==> flow/design.v <==
`timescale 1ns / 1ps
module data_synchronizer 
#(
   parameter STAGES = 2,                   
   parameter DWIDTH = 8                    
)
(
   input  wire              clk,          
   input  wire              rstn,         
   input  wire  [DWIDTH-1:0] din,         
   input  wire              dready_i,     
   output reg  [DWIDTH-1:0] dout,         
   output reg              dready_o      
);
(* ASYNC_REG = "true" *) reg [STAGES-1:0] flipflops;
(* ASYNC_REG = "true" *) reg dready_sync;
always @(posedge clk)
begin
   if (~rstn) begin
      flipflops <= 'b0;
   end else begin
      flipflops <= {flipflops[STAGES-2:0], dready_i};
   end
end
always @(posedge clk)
begin
   if (~rstn) begin
      dout <= 'b0;
      dready_o <= 1'b0;
   end else begin
      if (dready_sync) begin
         dout <= din;
      end
      dready_o <= dready_sync;
   end
end
always @(posedge clk)
begin
   dready_sync <= flipflops[STAGES-1];
end
endmodule
=== Tool chain data of data_synchronizer ===
The steps from the RTL of data_synchronizer to its reports follow in flow order.
Lines are those of the file above, counted from 1.
Operators: Yosys type, input widths -> output width; for muxes data width and select width s.
Library cell names are shortened.
Not given: --

* Design top: data_synchronizer
* Clock input: clk
* Cell library: sky130hd
* Corner: tt_025C_1v80

=== After elaboration ===
Source: Yosys, flattened and elaborated, memories not mapped. Widths are those after wreduce; folded enables and synchronous resets count as part of the registers. Registers that Yosys merges into a memory's read port (data or address) are not register bits. Print and check cells do not count. Equal cells are merged and count once.

* Mux-type cells: 0
* Magnitude comparators: 0
* Equal/unequal tests: 0
* Divide/modulo/power cells: 0
* Shift-type cells: 0
* Reductions and logical operators: 0
* Bitwise operators: 0
* Multiply operators: 0
* Add/sub/neg operators: 0

* Output and inout port bits: 9
* Bits in registers: 12
* Latch bits: 0
* Input bits: 11
* Memory cells: 0
* Clocked read ports x word width: 0
* RAM bits: 0
* ROM bits: 0
* Word-level cells: 4

=== Longest topological paths ===
Yosys ltp: most cells in a row. Word level: on the elaborated netlist, between registers, memories and ports. Mapped: between sequential cells and ports; inverters and the memories' decode and read muxes count.

* Word-level depth: 0
* ABC_AREA: 0
* Depth in mapped cells: 3
* Mapped depth without buffers: 2

=== Netlist ===
Source: synth_stat.txt of the flow (Yosys; design flattened, memories mapped). It holds for the ABC_AREA given above (unset counts as 0); a run with the other value may have another netlist.
Totals and module areas in this step are rounded.

{| class="wikitable"
|+ Cell types
! cell type !! number !! area in all (um2)
|-
| dfxtp_1 || 12 || 240.23
|-
| mux2i_1 || 8 || 80.077
|-
| nor2b_1 || 8 || 50.048
|-
| and2_1 || 2 || 12.512
|-
| buf_6 || 1 || 11.261
|-
| and2_2 || 1 || 7.507
|-
| clkbuf_1 || 1 || 3.754
|}

* Buffers: 2
* Mapped cells: 33
* Flip-flops: 12
* Sequential part of the area: 240 um2
* Cell area after synthesis: 405 um2

=== Timing after synthesis ===
Source: OpenSTA report_checks on the synthesized netlist (no wires, ideal clock, input and output delay 20% of the period each), path of least setup slack; recovery checks are left aside. Register names are those of the netlist, which keeps one name where synthesis merged equal registers.

* Kind: register to register
* Start: register dready_sync
* End: register dout[0]
* Stages on the path: 4
* Library setup time: 116 ps
* Period: 783 ps
* Data required time: 667 ps
* Data arrival time: 662 ps
* Path slack: 5 ps
* Delay of the path: 778 ps
* Time at the first pin: 0 ps
* Buffers on the path: 1
* Period reached after synthesis: 778 ps

"delay of the path" is the arrival time less input delay plus setup time.
"stages on the path" counts driving pins, that of a launching flip-flop among them; a cell with two outputs on the path counts twice.
"period reached after synthesis" = period - worst setup slack (recovery checks aside). The figure is calculated, with input and output delays left at 20% of the set period.

* Cell sequence: dfxtp_1 -> buf_6 -> mux2i_1 -> nor2b_1

{| class="wikitable"
|+ RTL lines, path after synthesis
! element !! line !! RTL
|-
| start: declaration || 16 || <nowiki>(* ASYNC_REG = "true" *) reg dready_sync;</nowiki>
|-
| start: assignment || 39 || <nowiki>dready_sync <= flipflops[STAGES-1];</nowiki>
|-
| end: assignment || 28 || <nowiki>dout <= 'b0;</nowiki>
|-
| end: assignment || 32 || <nowiki>dout <= din;</nowiki>
|-
| end: declaration || 12 || <nowiki>output reg  [DWIDTH-1:0] dout,</nowiki>
|}

Chain of elaborated cells between the ends: none given.

=== Worst path after layout ===
Path of least setup slack in the final report of stored run 1 (OpenROAD, finished layout, wires in). Where an end is a register, its clock arrival counts in the times.
The report prints the path's times to 10 ps; the period is as set.

* Kind: register to output
* Start: register dout[0]
* End: output port dout[0]
* Stages on the path: 2
* Buffers on the path: 1
* Path slack: 140 ps
* External output delay: 260 ps
* Time at the first pin: 270 ps
* Period: 1280 ps
* Data required time: 1020 ps
* Data arrival time: 880 ps

* Cell sequence: dfxtp_1 -> dlygate4sd2_1
* Length of the longest elaborated chain: 0
* Elaborated cells on any way between the ends: 0
* RTL lines with such cells: 0

{| class="wikitable"
|+ RTL lines, path after layout
! element !! line !! RTL
|-
| start: declaration || 12 || <nowiki>output reg  [DWIDTH-1:0] dout,</nowiki>
|-
| start: assignment || 28 || <nowiki>dout <= 'b0;</nowiki>
|-
| start: assignment || 32 || <nowiki>dout <= din;</nowiki>
|-
| end: declaration || 12 ||
|}

Stored flow runs of data_synchronizer (2 of them; Yosys, OpenROAD, sky130hd). They differ in their settings and are not a sequence. Constraints: input delay and output delay 20% of the set period each, output load 0.01 pF.
"reached clock period" = clock period - worst setup slack. The figure is calculated, with input and output delays left at 20% of the set period.
"worst path time" means the part of the period allowed to the worst setup path (the constraints hold back 20% at inputs and 20% at outputs) less its slack; where the path has registers, the arrival times of their clocks count too.
"total design power" is the tool's figure for a default switching activity; nothing was simulated.
"worst path time" is given in steps of 10 ps.
Values from the reports are rounded here.

=== Stored run 1 ===
{| class="wikitable"
! Setting !! Value
|-
| period_ns || 1.28
|-
| CORE_UTILIZATION || 33
|-
| PLACE_DENSITY_LB_ADDON || 0.1
|-
| CELL_PAD_IN_SITES_DETAIL_PLACEMENT || 1
|-
| GPL_ROUTABILITY_DRIVEN || 0
|-
| CTS_CLUSTER_DIAMETER || 101
|-
| CAP_MARGIN || 15
|-
| SLEW_MARGIN || 15
|-
| MIN_ROUTING_LAYER || met1
|-
| MAX_ROUTING_LAYER || met4
|-
| CORE_MARGIN || 2
|-
! Result !! Value
|-
| Synthesized cell area || 405 um2
|-
| Reached clock period || 1138 ps
|-
| Worst path time || 880 ps
|-
| Type of the worst setup path || register to output
|-
| Total design power || 0.764 mW
|-
| Smallest setup slack || 142 ps
|-
| Post-layout utilization || 0.567
|-
| Summed negative setup slack || 0 ps
|-
| Standard-cell area after layout || 638 um2
|-
| Die area || 1520 um2
|-
| Worst hold slack in the final report || 330 ps
|}

=== Stored run 2 ===
{| class="wikitable"
! Setting !! Value
|-
| period_ns || 0.93
|-
| CORE_UTILIZATION || 69
|-
| PLACE_DENSITY_LB_ADDON || 0.22
|-
| CELL_PAD_IN_SITES_DETAIL_PLACEMENT || 2
|-
| ABC_AREA || 0
|-
| GPL_TIMING_DRIVEN || 1
|-
| GPL_ROUTABILITY_DRIVEN || 1
|-
| CTS_CLUSTER_SIZE || 32
|-
| CAP_MARGIN || 30
|-
| MIN_ROUTING_LAYER || met2
|-
| CORE_MARGIN || 2
|-
| SLEW_MARGIN || 20
|}
Incomplete, floorplanning halted on PDN-0185.
